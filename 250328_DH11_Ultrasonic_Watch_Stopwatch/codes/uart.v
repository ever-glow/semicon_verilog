==> flow/design.v <==
`timescale 1ns / 1ps
module TOP_UART (
    input clk,
    input reset,
    input rx,
    input tx_start,
    input [7:0] tx_data,
    output tx_done,
    output [7:0] rx_data,
    output rx_done,
    output tx
);
    wire w_rx_done;
    wire [7:0] w_rx_data;
    uart U_UART(
        .clk(clk),
        .reset(reset),
        .btn_start(tx_start),
        .tx_data_in(tx_data),
        .tx_done(tx_done),
        .tx(tx),
        .rx(rx),
        .rx_done(rx_done),
        .rx_data(rx_data)
    );
endmodule
module uart(
    input clk,
    input reset,
    input btn_start,
    input [7:0] tx_data_in,
    output tx_done,
    output tx,
    input rx,
    output rx_done,
    output [7:0] rx_data
);
    wire w_tick;
    baud_tick_gen U_BAUD_Tick_Gen(
        .clk(clk),
        .reset(reset),
        .baud_tick(w_tick)
    );
    uart_tx U_UART_TX(
        .clk(clk),
        .reset(reset),
        .tick(w_tick),
        .start_trigger(btn_start),
        .data_in(tx_data_in),
        .o_tx_done(tx_done),
        .o_tx(tx)
    );
    uart_rx U_UART_RX(
            .clk(clk),
            .reset(reset),
            .tick(w_tick),
            .rx(rx),
            .rx_done(rx_done),
            .rx_data(rx_data)
        );
endmodule
module baud_tick_gen(
    input clk,
    input reset,
    output baud_tick
);
    parameter BAUD_RATE = 9600;  
    localparam BAUD_COUNT = 100_000_000 /  BAUD_RATE / 16;   
    reg [$clog2(BAUD_COUNT)-1:0] count_reg, count_next;
    reg tick_reg, tick_next;
    assign baud_tick = tick_reg;
    always @(posedge clk, posedge reset) begin
        if (reset) begin
            count_reg <= 0;
            tick_reg <= 0;
        end else begin
            count_reg <= count_next;
            tick_reg <= tick_next;
        end
    end
    always @(*) begin
        count_next = count_reg;
        tick_next = tick_reg;
        if (count_reg == BAUD_COUNT - 1) begin
            count_next = 0;
            tick_next = 1'b1;
        end else begin
            count_next = count_reg + 1;
            tick_next = 1'b0;
        end
    end
endmodule
module uart_rx (
    input clk,
    input reset, 
    input tick,
    input rx,
    output rx_done,
    output [7:0] rx_data
);
    localparam IDLE = 0, START = 1, DATA = 2, STOP = 3;
    reg [1:0] state, next;
    reg rx_done_reg, rx_done_next;
    reg [2:0] bit_count_reg, bit_count_next;
    reg [4:0] tick_count_reg, tick_count_next;
    reg [7:0] rx_data_reg, rx_data_next;
    assign rx_done = rx_done_reg;
    assign rx_data = rx_data_reg;
    always @(posedge clk, posedge reset) begin
        if (reset) begin
            state <= 0;
            rx_done_reg <= 0; 
            rx_data_reg <= 0;
            bit_count_reg <= 0;
            tick_count_reg <= 0;  
        end
        else begin
            state <= next;
            rx_done_reg <= rx_done_next;
            rx_data_reg <= rx_data_next;
            bit_count_reg <= bit_count_next;
            tick_count_reg <= tick_count_next;
        end
    end
    always @(*) begin
        next = state;
        tick_count_next = tick_count_reg;
        bit_count_next = bit_count_reg;
        rx_data_next = rx_data_reg;
        rx_done_next = rx_done_reg;
        rx_done_next = 1'b0;
        case (state)
            IDLE: begin
                tick_count_next = 0;
                bit_count_next = 0;
                rx_done_next = 1'b0;
                if (rx == 1'b0) begin
                    next = START;
                end
            end
            START: begin
                if (tick == 1'b1) begin
                    if (tick_count_reg == 7) begin
                        next = DATA;
                        tick_count_next = 0;
                    end
                    else begin
                        tick_count_next = tick_count_reg + 1;
                    end
                end
            end
            DATA: begin
                if (tick == 1'b1) begin
                    if (tick_count_reg == 15) begin
                        rx_data_next[bit_count_reg] = rx;        
                        if (bit_count_reg == 7) begin
                            next = STOP;
                            tick_count_next = 0;
                            bit_count_next = 0;
                        end
                        else begin
                            next = DATA;
                            bit_count_next = bit_count_reg + 1;
                            tick_count_next = 0;
                        end
                    end
                    else begin
                        tick_count_next = tick_count_reg + 1;
                    end
                end
            end
            STOP: begin
                if (tick == 1'b1) begin
                    if (tick_count_reg == 23) begin
                        next = IDLE;
                        rx_done_next = 1'b1;
                    end
                    else begin
                        tick_count_next = tick_count_reg + 1;
                    end
                end
            end
        endcase
    end
endmodule
module uart_tx(
    input clk,
    input reset,
    input tick,
    input start_trigger,
    input [7:0] data_in,
    output o_tx_done,
    output o_tx
);
    parameter IDLE = 0, SEND = 1, START = 2, DATA = 3, STOP = 4;
    reg [2:0] state, next;
    reg tx_reg, tx_next;
    reg tx_done_reg, tx_done_next;
    reg [2:0] bit_count_reg, bit_count_next;
    reg [3:0] tick_count_reg, tick_count_next;
    assign o_tx_done = tx_done_reg;
    assign o_tx = tx_reg;
    reg [7:0] temp_data_reg, temp_data_next;
    always @(posedge clk, posedge reset) begin
        if (reset) begin
            state <= 0;
            tx_reg <= 1'b1;  
            tx_done_reg <= 0;
            bit_count_reg <= 0;
            tick_count_reg <= 0;
            temp_data_reg <= 0;
        end else begin
            state <= next;
            tx_reg <= tx_next;
            tx_done_reg <= tx_done_next;
            bit_count_reg <= bit_count_next;
            tick_count_reg <= tick_count_next;
            temp_data_reg <= temp_data_next;
        end
    end
    always @(*) begin
        next = state;
        tx_next = tx_reg;
        tx_done_next = tx_done_reg;
        bit_count_next = bit_count_reg;
        tick_count_next = tick_count_reg;
        temp_data_next = temp_data_reg;
        case (state)
            IDLE: begin
                tx_next = 1'b1;
                tx_done_next = 1'b0;
                tick_count_next = 4'h0;
                if (start_trigger) begin
                    next = START;
                    temp_data_next = data_in;
                end
            end
            SEND: begin
                if (tick) begin
                    next = START;
                end
            end
            START: begin
                tx_next = 1'b0;  
                tx_done_next = 1'b1;  
                if (tick) begin
                    if (tick_count_reg == 15) begin
                        next = DATA;
                        tick_count_next = 1'b0;
                        bit_count_next = 1'b0;
                    end else begin
                        tick_count_next = tick_count_reg + 1;
                    end
                end
            end
            DATA: begin
                tx_next = temp_data_reg[bit_count_reg];  
                if (tick) begin
                    if (tick_count_reg == 15) begin
                        tick_count_next = 0; 
                        if (bit_count_reg == 7) begin
                            next = STOP;
                            bit_count_next = 0; 
                        end else begin
                            next = DATA;
                            bit_count_next = bit_count_reg + 1;
                        end
                    end else begin
                        tick_count_next = tick_count_reg + 1;
                    end
                end
            end
            STOP: begin
                tx_next = 1'b1;
                if (tick) begin
                    if (tick_count_reg == 15) begin
                        next = IDLE;
                    end else begin
                        tick_count_next = tick_count_reg + 1;
                    end
                end
            end 
        endcase
    end
endmodule
-- Reports on TOP_UART
The steps from the RTL of TOP_UART to its reports follow in flow order.
Lines are those of the file above, counted from 1.
Operators: Yosys type, input widths -> output width; for muxes data width and select width s.
Library cell names are shortened.
The mark -- stands for no value.
- top module: TOP_UART
- clock input: clk
- cell library: sky130hd
- library corner: tt_025C_1v80

-- Word level
Yosys after proc, flatten, opt, wreduce and memory -nomap, before mapping. Memory bits, and registers merged into a memory's read port (data or address), are not among the register bits. Print and check cells are not counted.
- noted muxes and demuxes: 49
- equal/unequal tests at 32
- reduce/logical cells: 20
- add/sub/neg operators at 6
- shift-type cells: 3
- bitwise operators: 5
- operators by type and width (cell ; count):
    $mux 3 ; 15
    $mux 5 ; 6
    $mux 8 ; 3
    $ne 2x2->1 const B ; 10
    $pmux 5 s4 ; 1
    $ne 2x1->1 const B ; 8
    $mux 4 ; 4
    $pmux 3 s5 ; 1
    $mux 2 ; 7
    $pmux 4 s3 ; 1
    $pmux 3 s2 ; 2
    $add 10x1->10 const B ; 1
    $eq 10x10->1 const B ; 1
    $mux 10 ; 1
    $eq 3x3->1 const B ; 3
    $reduce_and 9->1 ; 1
    $shift 1x4->8 ; 1
    $shift 1x4->8 const A ; 1
    $reduce_and 4->1 ; 2
    $shiftx 8x3->1 ; 1
    $and 8x8->8 ; 1
    $or 8x8->8 ; 1
    $not 8->8 ; 1
    $pmux 2 s4 ; 1
    $reduce_and 7->1 ; 1
    $reduce_or 2->1 ; 3
    $add 3x1->3 const B ; 2
    $eq 3x2->1 const B ; 2
Other operator kinds: 24; their cells: 33.
- noted input bits: 12
- register bits after elaboration at 50
- noted output and inout bits: 11

-- Logic depth
Depth = most cells in a row (Yosys ltp): at word level without a register or memory, in the mapped netlist without a sequential cell, where the memories' decode and read muxes count.
- noted word-level depth: 8
- noted ABC_AREA: 0
- depth in mapped cells: 6

-- Mapped cells and area
Yosys stat after the flow's synthesis: flattened, memories mapped to cells. It holds for the ABC_AREA given above (unset counts as 0); a run with the other value may have another netlist.
The area totals of this step are shown rounded.
- cells by type (cell ; count ; total area (um2)):
    dfrtp_1 ; 50 ; 1251.2
    ha_1 ; 12 ; 150.144
    o21ai_0 ; 24 ; 120.115
    mux2_2 ; 10 ; 112.608
    nand2_1 ; 26 ; 97.594
    dfstp_2 ; 3 ; 78.826
    nand3_1 ; 11 ; 55.053
    xnor2_1 ; 6 ; 52.55
    inv_1 ; 13 ; 48.797
    nor2_1 ; 13 ; 48.797
    mux4_2 ; 2 ; 45.043
    o2111ai_1 ; 4 ; 35.034
    a32o_1 ; 3 ; 30.029
    nand3b_1 ; 4 ; 30.029
    a2111oi_4 ; 1 ; 27.526
    a22o_1 ; 3 ; 26.275
    and4_1 ; 3 ; 26.275
    xor2_1 ; 3 ; 26.275
Other cell types: 33; their cells: 52.
- noted flip-flops: 53
- noted mapped cells: 243
- noted cell area after synthesis: 2600 um2
- area of sequential cells at 1300 um2
The figures by module come from a second, unflattened synthesis with its own total; it is not the netlist above.
- cells (unflattened synthesis): 247
- area total of the unflattened synthesis at 2700 um2
Rows give one instance, submodules left out.
- by module (module ; area (um2) ; cells ; times used):
    uart_rx ; 1200 ; 115 ; 1
    uart_tx ; 1000 ; 84 ; 1
    baud_tick_gen ; 550 ; 48 ; 1
    TOP_UART ; 0.0 ; 0 ; 1
    uart ; 0.0 ; 0 ; 1

-- Worst setup path after synthesis
Source: OpenSTA report_checks on the synthesized netlist (no wires, ideal clock, input and output delay 20% of the period each), path of least setup slack; recovery checks are left aside. Register names are those of the netlist, which keeps one name where synthesis merged equal registers.
- path kind: flip-flop to flip-flop
- from: reg U_UART.U_UART_RX.tick_count_reg[0]
- to: reg U_UART.U_UART_RX.rx_data_reg[0]
- stages on the path: 6
- setup time at 0.127 ns
- arrival at 1.649 ns
- noted clock period: 2.17 ns
- noted buffers on the path: 0
- delay of the path at 1.776 ns
- noted data required time: 2.043 ns
- path slack at 0.393 ns
- synthesis period reached at 1.777 ns
"delay of the path" = arrival - input delay + setup time.
"stages on the path": output pins that drive a net of the path, with the launching flip-flop's if there is one; two outputs of one cell count as two.
"synthesis period reached" = period - worst setup slack (recovery checks aside). The figure is calculated, with input and output delays left at 20% of the set period.
The rows between start and end are the longest chain of elaborated cells between them; the timing report does not say that the signal goes this way. Where chains are equally long, one stands for them.
Each line given opens the expression or statement behind the cell; cells for indexed reads and writes are added by Yosys, which also makes memories of some case tables.
- cells stage by stage: dfrtp_1 ha_1 nand4b_4 a2111oi_4 nand4_1 mux2_1
- cells in the longest elaborated chain: 4
- noted elaborated cells between the ends (all ways): 6
- noted RTL lines with such cells: 3
- ends and longest elaborated chain, post-synthesis (item ; line ; text):
    start: declaration ; 105 ; reg [4:0] tick_count_reg, tick_count_next;
    start: assignment ; 115 ; tick_count_reg <= 0;
    start: assignment ; 122 ; tick_count_reg <= tick_count_next;
    $eq 5x4->1 ; 154 ; if (tick_count_reg == 15) begin
    $mux 8 ; 154 ;
    $mux 8 ; 153 ; if (tick == 1'b1) begin
    $mux 8 ; 132 ; case (state)
    end: assignment ; 113 ; rx_data_reg <= 0;
    end: assignment ; 120 ; rx_data_reg <= rx_data_next;
    end: declaration ; 106 ; reg [7:0] rx_data_reg, rx_data_next;

-- Path in the finished layout
From the final timing report of record 1: the path of least setup slack in the routed layout; clock arrival at registers is part of the times.
- path kind: flip-flop to flip-flop
- from: reg U_UART.U_UART_RX.tick_count_reg[0]
- to: reg U_UART.U_UART_RX.tick_count_reg[3]
- setup time at 0.11 ns
- path slack at 0.06 ns
- noted data required time: 2.06 ns
- arrival at 2.00 ns
- noted clock period: 1.87 ns
- stages on the path: 7
- noted buffers on the path: 1
The rows between start and end are the longest chain of elaborated cells between them; the timing report does not say that the signal goes this way. Where chains are equally long, one stands for them.
- cells stage by stage: dfrtp_1 ha_1 buf_4 nand4bb_1 a221oi_1 nor2_1 a221o_1
- cells in the longest elaborated chain: 4
- noted elaborated cells between the ends (all ways): 13
- ends and longest elaborated chain, post-layout (item ; line ; text):
    start: declaration ; 105 ; reg [4:0] tick_count_reg, tick_count_next;
    start: assignment ; 115 ; tick_count_reg <= 0;
    start: assignment ; 122 ; tick_count_reg <= tick_count_next;
    $add 5x1->5 ; 179 ; tick_count_next = tick_count_reg + 1;
    $mux 5 ; 174 ; if (tick_count_reg == 23) begin
    $mux 5 ; 173 ; if (tick == 1'b1) begin
    $pmux 5 s4 ; 132 ; case (state)
    end: assignment ; 115 ;
    end: assignment ; 122 ;
    end: declaration ; 105 ;

Ticket comment

Module TOP_UART, platform sky130hd: 2 stored runs of the flow (Yosys, OpenROAD) with differing settings, in no particular order. Input and output delays are each 20% of the period that was set; the output load is 0.01 pF.
"period achieved" means the clock period less the worst setup slack. The figure is calculated, with input and output delays left at 20% of the set period.
"time on the worst setup path" is the time allowed to the run's worst setup path (the clock period less input and output delay, where it has them) less its slack. Clock arrival times count: a late capture clock shortens it, a late launch clock lengthens it.
"total power after layout" is the tool's figure for a default switching activity; nothing was simulated.
Measured values are rounded.

Record 1
Settings were period_ns = 1.87; CORE_UTILIZATION = 27; SETUP_SLACK_MARGIN = -0.12; PLACE_DENSITY_LB_ADDON = 0.05; CELL_PAD_IN_SITES_GLOBAL_PLACEMENT = 0; TNS_END_PERCENT = 45; ABC_AREA = 0; GPL_ROUTABILITY_DRIVEN = 0; SLEW_MARGIN = 0; CAP_MARGIN = 20; CORE_MARGIN = 2
- post-synthesis cell area at 2600 um2
- noted the full die area: 11000 um2
- noted the standard-cell area of the final layout: 3200 um2
- utilization in the final report: 0.33
- noted the smallest setup slack: 0.059 ns
- noted the sum of negative setup slack: 0.000 ns
- total power after layout: 2.0 mW
- noted the period achieved: 1.811 ns
- time on the worst setup path at 1.81 ns
- class of the worst setup path: flip-flop to flip-flop

Record 2
Settings were period_ns = 2.07; CORE_UTILIZATION = 41; PLACE_DENSITY = 0.67; CORE_MARGIN = 2; CAP_MARGIN = 0; MIN_ROUTING_LAYER = met2; MAX_ROUTING_LAYER = met4; SLEW_MARGIN = 20
- post-synthesis cell area at 2600 um2
- noted the full die area: 7100 um2
- noted the standard-cell area of the final layout: 3100 um2
- utilization in the final report: 0.49
- noted the smallest setup slack: 0.17 ns
- noted the sum of negative setup slack: 0.000 ns
- total power after layout: 1.8 mW
- noted the period achieved: 1.904 ns
- time on the worst setup path at 1.90 ns
- class of the worst setup path: flip-flop to flip-flop
